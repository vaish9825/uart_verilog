==> flow/design.v <==
`timescale 1ns / 1ps
module baud_rate_generator #(
    parameter CLK_FREQ  = 50_000_000,
    parameter BAUD_RATE = 115200
)(
    input  wire clk,
    input  wire reset,
    output reg  tick  
);
    localparam integer MAX_COUNT = CLK_FREQ / (BAUD_RATE * 16); 
    reg [$clog2(MAX_COUNT)-1:0] counter;
    always @(posedge clk or posedge reset) begin
        if (reset) begin
            counter <= 0;
            tick    <= 1'b0;
        end else begin
            if (counter == MAX_COUNT-1) begin
                counter <= 0;
                tick    <= 1'b1;
            end else begin
                counter <= counter + 1;
                tick    <= 1'b0;
            end
        end
    end
endmodule
`timescale 1ns / 1ps
module top_uart (
    input  wire       clk,
    input  wire       reset,
    input  wire       tx_start,
    input  wire [7:0] data_in,
    output wire       tx_serial,
    output wire       tx_done,
    output wire       rx_done,
    output wire [7:0] rx_data
);
    wire tick;
    baud_rate_generator #(
        .CLK_FREQ(50_000_000),
        .BAUD_RATE(115200)
    ) baud_gen (
        .clk(clk),
        .reset(reset),
        .tick(tick)
    );
    uart_tx tx (
        .clk(clk),
        .reset(reset),
        .tx_start(tx_start),
        .tick(tick),
        .tx_data(data_in),
        .tx_serial(tx_serial),
        .tx_done(tx_done)
    );
    uart_rx rx (
        .clk(clk),
        .reset(reset),
        .rx_serial(tx_serial),
        .tick(tick),
        .rx_data(rx_data),
        .rx_done(rx_done)
    );
endmodule
`timescale 1ns / 1ps
module uart_rx (
    input  wire       clk,
    input  wire       reset,
    input  wire       rx_serial,
    input  wire       tick,       
    output reg  [7:0] rx_data,
    output reg        rx_done
);
    localparam IDLE  = 2'b00,
               START = 2'b01,
               DATA  = 2'b10,
               STOP  = 2'b11;
    reg [1:0] state;
    reg [2:0] bit_index;
    reg [3:0] tick_count;  
    always @(posedge clk or posedge reset) begin
        if (reset) begin
            state      <= IDLE;
            rx_data    <= 8'd0;
            rx_done    <= 1'b0;
            bit_index  <= 0;
            tick_count <= 0;
        end else begin
            rx_done <= 1'b0;  
            case (state)
                IDLE: begin
                    if (rx_serial == 1'b0) begin
                        state      <= START;
                        tick_count <= 0;
                    end
                end
                START: begin
                    if (tick) begin
                        if (tick_count == 7) begin  
                            state      <= DATA;
                            bit_index  <= 0;
                            tick_count <= 0;
                        end else begin
                            tick_count <= tick_count + 1;
                        end
                    end
                end
                DATA: begin
                    if (tick) begin
                        if (tick_count == 15) begin  
                            tick_count <= 0;
                            rx_data[bit_index] <= rx_serial;
                            if (bit_index == 7)
                                state <= STOP;
                            else
                                bit_index <= bit_index + 1;
                        end else begin
                            tick_count <= tick_count + 1;
                        end
                    end
                end
                STOP: begin
                    if (tick) begin
                        if (tick_count == 15) begin  
                            state   <= IDLE;
                            rx_done <= 1'b1;
                        end else begin
                            tick_count <= tick_count + 1;
                        end
                    end
                end
            endcase
        end
    end
endmodule
`timescale 1ns / 1ps
module uart_tx (
    input  wire       clk,
    input  wire       reset,
    input  wire       tx_start,
    input  wire       tick,       
    input  wire [7:0] tx_data,
    output reg        tx_serial,
    output reg        tx_done
);
    localparam IDLE  = 2'b00,
               START = 2'b01,
               DATA  = 2'b10,
               STOP  = 2'b11;
    reg [1:0] state;
    reg [2:0] bit_index;
    reg [7:0] data_buf;
    reg [3:0] tick_count;  
    always @(posedge clk or posedge reset) begin
        if (reset) begin
            state      <= IDLE;
            tx_serial  <= 1'b1;
            tx_done    <= 1'b0;
            bit_index  <= 0;
            tick_count <= 0;
        end else begin
            tx_done <= 1'b0;
            case (state)
                IDLE: begin
                    tx_serial <= 1'b1;
                    if (tx_start) begin
                        data_buf   <= tx_data;
                        state      <= START;
                        tick_count <= 0;
                    end
                end
                START: begin
                    tx_serial <= 1'b0;  
                    if (tick) begin
                        if (tick_count == 15) begin
                            state      <= DATA;
                            bit_index  <= 0;
                            tick_count <= 0;
                        end else begin
                            tick_count <= tick_count + 1;
                        end
                    end
                end
                DATA: begin
                    tx_serial <= data_buf[bit_index];
                    if (tick) begin
                        if (tick_count == 15) begin
                            tick_count <= 0;
                            if (bit_index == 7)
                                state <= STOP;
                            else
                                bit_index <= bit_index + 1;
                        end else begin
                            tick_count <= tick_count + 1;
                        end
                    end
                end
                STOP: begin
                    tx_serial <= 1'b1;  
                    if (tick) begin
                        if (tick_count == 15) begin
                            tx_done <= 1'b1;
                            state   <= IDLE;
                        end else begin
                            tick_count <= tick_count + 1;
                        end
                    end
                end
            endcase
        end
    end
endmodule
== Tool chain data of top_uart ==
What the tools print for top_uart, step after step.
Lines are those of the file above, counted from 1.
Operators: Yosys type, input widths -> output width; for muxes data width and select width s.
The mark -- stands for no value.

* Top: top_uart
* Clock port: clk
* Library: sky130hd
* Library corner: tt_025C_1v80

== Word-level counts ==
Counts by Yosys on the flattened word-level netlist (proc, flatten, opt, wreduce; memories kept). Register bits leave out memories and registers merged into their read ports (data or address). Print and check cells are left out.

* Add/subtract/negate cells: 6
* Eq/ne operators: 33
* Shifts and indexed selects: 3
* Multiplexer cells: 56
* Bitwise gates (word level): 5
* Reduce/logical cells: 17

{| class="wikitable"
|+ Operator list
! cell !! number
|-
| $mux 4 || 12
|-
| $mux 2 || 16
|-
| $mux 3 || 10
|-
| $ne 2x2->1 const B || 12
|-
| $mux 8 || 3
|-
| $ne 2x1->1 const B || 9
|-
| $reduce_and 6->1 || 3
|-
| $reduce_and 9->1 || 2
|-
| $pmux 4 s4 || 1
|-
| $pmux 2 s4 || 2
|-
| $pmux 4 s3 || 1
|-
| $pmux 3 s2 || 2
|-
| $shift 1x4->8 || 1
|-
| $shift 1x4->8 const A || 1
|-
| $eq 2x2->1 const B || 4
|-
| $add 4x1->4 const B || 2
|-
| $eq 4x4->1 const B || 2
|-
| $reduce_bool 4->1 || 2
|-
| $shiftx 8x3->1 || 1
|-
| $and 8x8->8 || 1
|-
| $or 8x8->8 || 1
|-
| $not 8->8 || 1
|-
| $mux 1 || 7
|-
| $add 3x1->3 const B || 2
|-
| $eq 3x3->1 const B || 2
|-
| $reduce_and 3->1 || 2
|-
| $add 5x1->5 const B || 1
|-
| $eq 5x5->1 const B || 1
|}

Not listed: further kinds 11, cells in them 16.

* Bits in registers: 43
* Cells after elaboration: 133

== Longest topological paths ==
Depth = most cells in a row (Yosys ltp): at word level without a register or memory, in the mapped netlist without a sequential cell, where the memories' decode and read muxes count.

* Depth after elaboration: 8
* ABC_AREA: 0
* Depth in mapped cells: 6
* Depth with buffers taken out: 6

== Netlist ==
Source: synth_stat.txt of the flow (Yosys; design flattened, memories mapped). It holds for the ABC_AREA given above (unset counts as 0); a run with the other value may have another netlist.

{| class="wikitable"
|+ Cell types
! cell type !! number
|-
| sky130_fd_sc_hd__dfrtp_1 || 36
|-
| sky130_fd_sc_hd__edfxtp_1 || 8
|-
| sky130_fd_sc_hd__ha_1 || 10
|-
| sky130_fd_sc_hd__nand2_1 || 28
|-
| sky130_fd_sc_hd__a22o_1 || 10
|-
| sky130_fd_sc_hd__dfstp_2 || 3
|-
| sky130_fd_sc_hd__o21ai_0 || 12
|-
| sky130_fd_sc_hd__nand3_1 || 10
|-
| sky130_fd_sc_hd__mux2_2 || 4
|-
| sky130_fd_sc_hd__mux4_2 || 2
|-
| sky130_fd_sc_hd__nor2_1 || 12
|-
| sky130_fd_sc_hd__inv_1 || 11
|-
| sky130_fd_sc_hd__a211oi_4 || 2
|-
| sky130_fd_sc_hd__mux2i_1 || 4
|-
| sky130_fd_sc_hd__buf_6 || 3
|-
| sky130_fd_sc_hd__mux2_1 || 3
|-
| sky130_fd_sc_hd__a21oi_1 || 5
|-
| sky130_fd_sc_hd__o211ai_1 || 3
|}

Not listed: further types 30, cells in them 50.

* Cells in the netlist: 216
* Synthesis area: 2,394.8 um2
* Area of sequential cells: 1,219.9 um2
* Mapped flip-flops: 47
* Buffer cells: 9

The figures by module come from a second, unflattened synthesis with its own total; it is not the netlist above.

* Cell total of the unflattened synthesis: 217
* Area (unflattened synthesis): 2,449.8 um2

Each row is one instance without its submodules.

{| class="wikitable"
|+ Modules
! module !! times used !! cells !! area (um2) !! seq. area (um2)
|-
| uart_rx || 1 || 117 || 1,163.6 || 501.7
|-
| uart_tx || 1 || 74 || 991.0 || 568.0
|-
| baud_rate_generator || 1 || 26 || 295.3 || 150.1
|-
| top_uart || 1 || 0 || 0.0 || 0.0
|}

== Timing after synthesis ==
Path of least setup slack by OpenSTA after synthesis, without wires, with an ideal clock, recovery checks aside; 20% of the period is set as input and as output delay. Where synthesis merged equal registers, the netlist keeps one of their names.

* Kind: input -> register
* Start: input reset
* End: register tx.data_buf[0]
* Clock period: 3,740 ps
* Library setup time: 333 ps
* Time at the first pin: 748 ps
* Arrival: 2,010 ps
* Data required time: 3,407 ps
* Path slack: 1,397 ps
* Delay of the path: 1,595 ps
* Stages: 2
* Period reached after synthesis: 2,343 ps

"delay of the path" is the arrival time less input delay plus setup time.
"stages": output pins that drive a net of the path, with the launching flip-flop's if there is one; two outputs of one cell count as two.
"period reached after synthesis" = period - worst setup slack (recovery checks aside). The figure is calculated, with input and output delays left at 20% of the set period.
Between the ends stands the longest chain of elaborated cells between them, by number of cells; it is not shown to be the way that was timed. Of several equally long chains one is given.
A line is the first line of the expression or statement that the cell stems from. Yosys adds cells for indexed reads and writes and turns some case tables into memories.

* Cell sequence: sky130_fd_sc_hd__inv_1 sky130_fd_sc_hd__and3_1
* Cells in the longest elaborated chain: 2

{| class="wikitable"
|+ Ends and longest elaborated chain, post-synthesis
! item !! line !! text
|-
| from (decl) || 30 || <nowiki>input  wire       reset,</nowiki>
|-
| $not 1->1 || -- ||
|-
| $reduce_and 3->1 || -- ||
|-
| to (assign) || 167 || <nowiki>data_buf   <= tx_data;</nowiki>
|-
| to (decl) || 152 || <nowiki>reg [7:0] data_buf;</nowiki>
|}

== Path in the finished layout ==
From the final timing report of record 1: the path of least setup slack in the routed layout; clock arrival at registers is part of the times.
The path's times are printed in steps of 10 ps; the period is the one set.

* Kind: register -> register
* Start: register rx.bit_index[1]
* End: register rx.rx_data[4]
* Clock period: 1,470 ps
* Library setup time: 110 ps
* Time at the first pin: 300 ps
* Arrival: 1,820 ps
* Data required time: 1,660 ps
* Path slack: -160 ps
* Stages: 7

Between the ends stands the longest chain of elaborated cells between them, by number of cells; it is not shown to be the way that was timed. Of several equally long chains one is given.
A register here has more assigning lines than the two given.

* Cell sequence: sky130_fd_sc_hd__dfrtp_1 sky130_fd_sc_hd__inv_2 sky130_fd_sc_hd__ha_4 sky130_fd_sc_hd__xor2_2 sky130_fd_sc_hd__a211oi_4 sky130_fd_sc_hd__nand3b_1 sky130_fd_sc_hd__mux2_1
* Cells in the longest elaborated chain: 8

{| class="wikitable"
|+ Ends and longest elaborated chain, after layout
! item !! line !! text
|-
| from (decl) || 79 || <nowiki>reg [2:0] bit_index;</nowiki>
|-
| from (assign) || 86 || <nowiki>bit_index  <= 0;</nowiki>
|-
| from (assign) || 116 || <nowiki>bit_index <= bit_index + 1;</nowiki>
|-
| $neg 3->4 || 112 || <nowiki>rx_data[bit_index] <= rx_serial;</nowiki>
|-
| $shift 1x4->8 || 112 ||
|-
| $not 8->8 || 112 ||
|-
| $and 8x8->8 || 112 ||
|-
| $or 8x8->8 || 112 ||
|-
| $mux 8 || 110 || <nowiki>if (tick_count == 15) begin</nowiki>
|-
| $mux 8 || 109 || <nowiki>if (tick) begin</nowiki>
|-
| $mux 8 || 90 || <nowiki>case (state)</nowiki>
|-
| to (assign) || 84 || <nowiki>rx_data    <= 8'd0;</nowiki>
|-
| to (assign) || 112 ||
|-
| to (decl) || 71 || <nowiki>output reg  [7:0] rx_data,</nowiki>
|}

Lab notebook: top_uart

Settings and measured results of 2 stored flow runs for module top_uart (sky130hd), not sorted in any way. The constraints put input and output delay at 20% of the set period each and load the outputs with 0.01 pF.
"power": no workload was simulated; the value follows from the tool's default switching activity.

Record 1
==> flow/run.sh <==
#!/bin/bash
# the make line also repeats the synthesis and layout settings of config.mk as NAME=value (left out here)
make -C /OpenROAD-flow-scripts/flow DESIGN_CONFIG=/design/flow/config.mk WORK_HOME=/design/flow/orfs CLKGATE_MAP_FILE= finish
==> flow/config.mk <==
export PLATFORM = sky130hd
export DESIGN_NAME = top_uart
export DESIGN_NICKNAME = top_uart
export VERILOG_FILES = /design/flow/design.v
export SDC_FILE = /design/flow/constraint.sdc
export NUM_CORES = 4
export LEC_CHECK = 0
export CAP_MARGIN = 20
export CORE_MARGIN = 2
export CORE_UTILIZATION = 40
export SLEW_MARGIN = 20
==> flow/constraint.sdc <==
create_clock -name core_clock -period 1.47 [get_ports {clk}]
set_input_delay 0.2940 -clock core_clock [delete_from_list [all_inputs] [get_ports {clk}]]
set_output_delay 0.2940 -clock core_clock [all_outputs]
set_load 0.01 [all_outputs]

==> results of record 1 <==
chip area after synthesis (Yosys): 2,394.8 um2
die area: 6,621.9 um2
standard-cell area of the final layout: 3,273.1 um2
utilization: 55.9 %
worst setup slack after layout: -155 ps
worst hold slack: 488 ps
power: 2.672 mW

Record 2
==> flow/run.sh <==
#!/bin/bash
# the make line also repeats the synthesis and layout settings of config.mk as NAME=value (left out here)
make -C /OpenROAD-flow-scripts/flow DESIGN_CONFIG=/design/flow/config.mk WORK_HOME=/design/flow/orfs CLKGATE_MAP_FILE= finish
==> flow/config.mk <==
export PLATFORM = sky130hd
export DESIGN_NAME = top_uart
export DESIGN_NICKNAME = top_uart
export VERILOG_FILES = /design/flow/design.v
export SDC_FILE = /design/flow/constraint.sdc
export NUM_CORES = 4
export LEC_CHECK = 0
export ABC_AREA = 1
export CAP_MARGIN = 20
export CORE_ASPECT_RATIO = 1.28
export CORE_MARGIN = 2
export CORE_UTILIZATION = 22
export CTS_CLUSTER_DIAMETER = 35
export GPL_TIMING_DRIVEN = 0
export MIN_ROUTING_LAYER = met1
export PLACE_DENSITY = 0.6
export SETUP_SLACK_MARGIN = 0.71
export SLEW_MARGIN = 15
export TNS_END_PERCENT = 5
==> flow/constraint.sdc <==
create_clock -name core_clock -period 2.92 [get_ports {clk}]
set_input_delay 0.5840 -clock core_clock [delete_from_list [all_inputs] [get_ports {clk}]]
set_output_delay 0.5840 -clock core_clock [all_outputs]
set_load 0.01 [all_outputs]

==> results of record 2 <==
chip area after synthesis (Yosys): 2,511.2 um2
die area: 12,291.4 um2
standard-cell area of the final layout: 3,106.7 um2
utilization: 27.7 %
worst setup slack after layout: 878 ps
worst hold slack: 472 ps
power: 1.431 mW
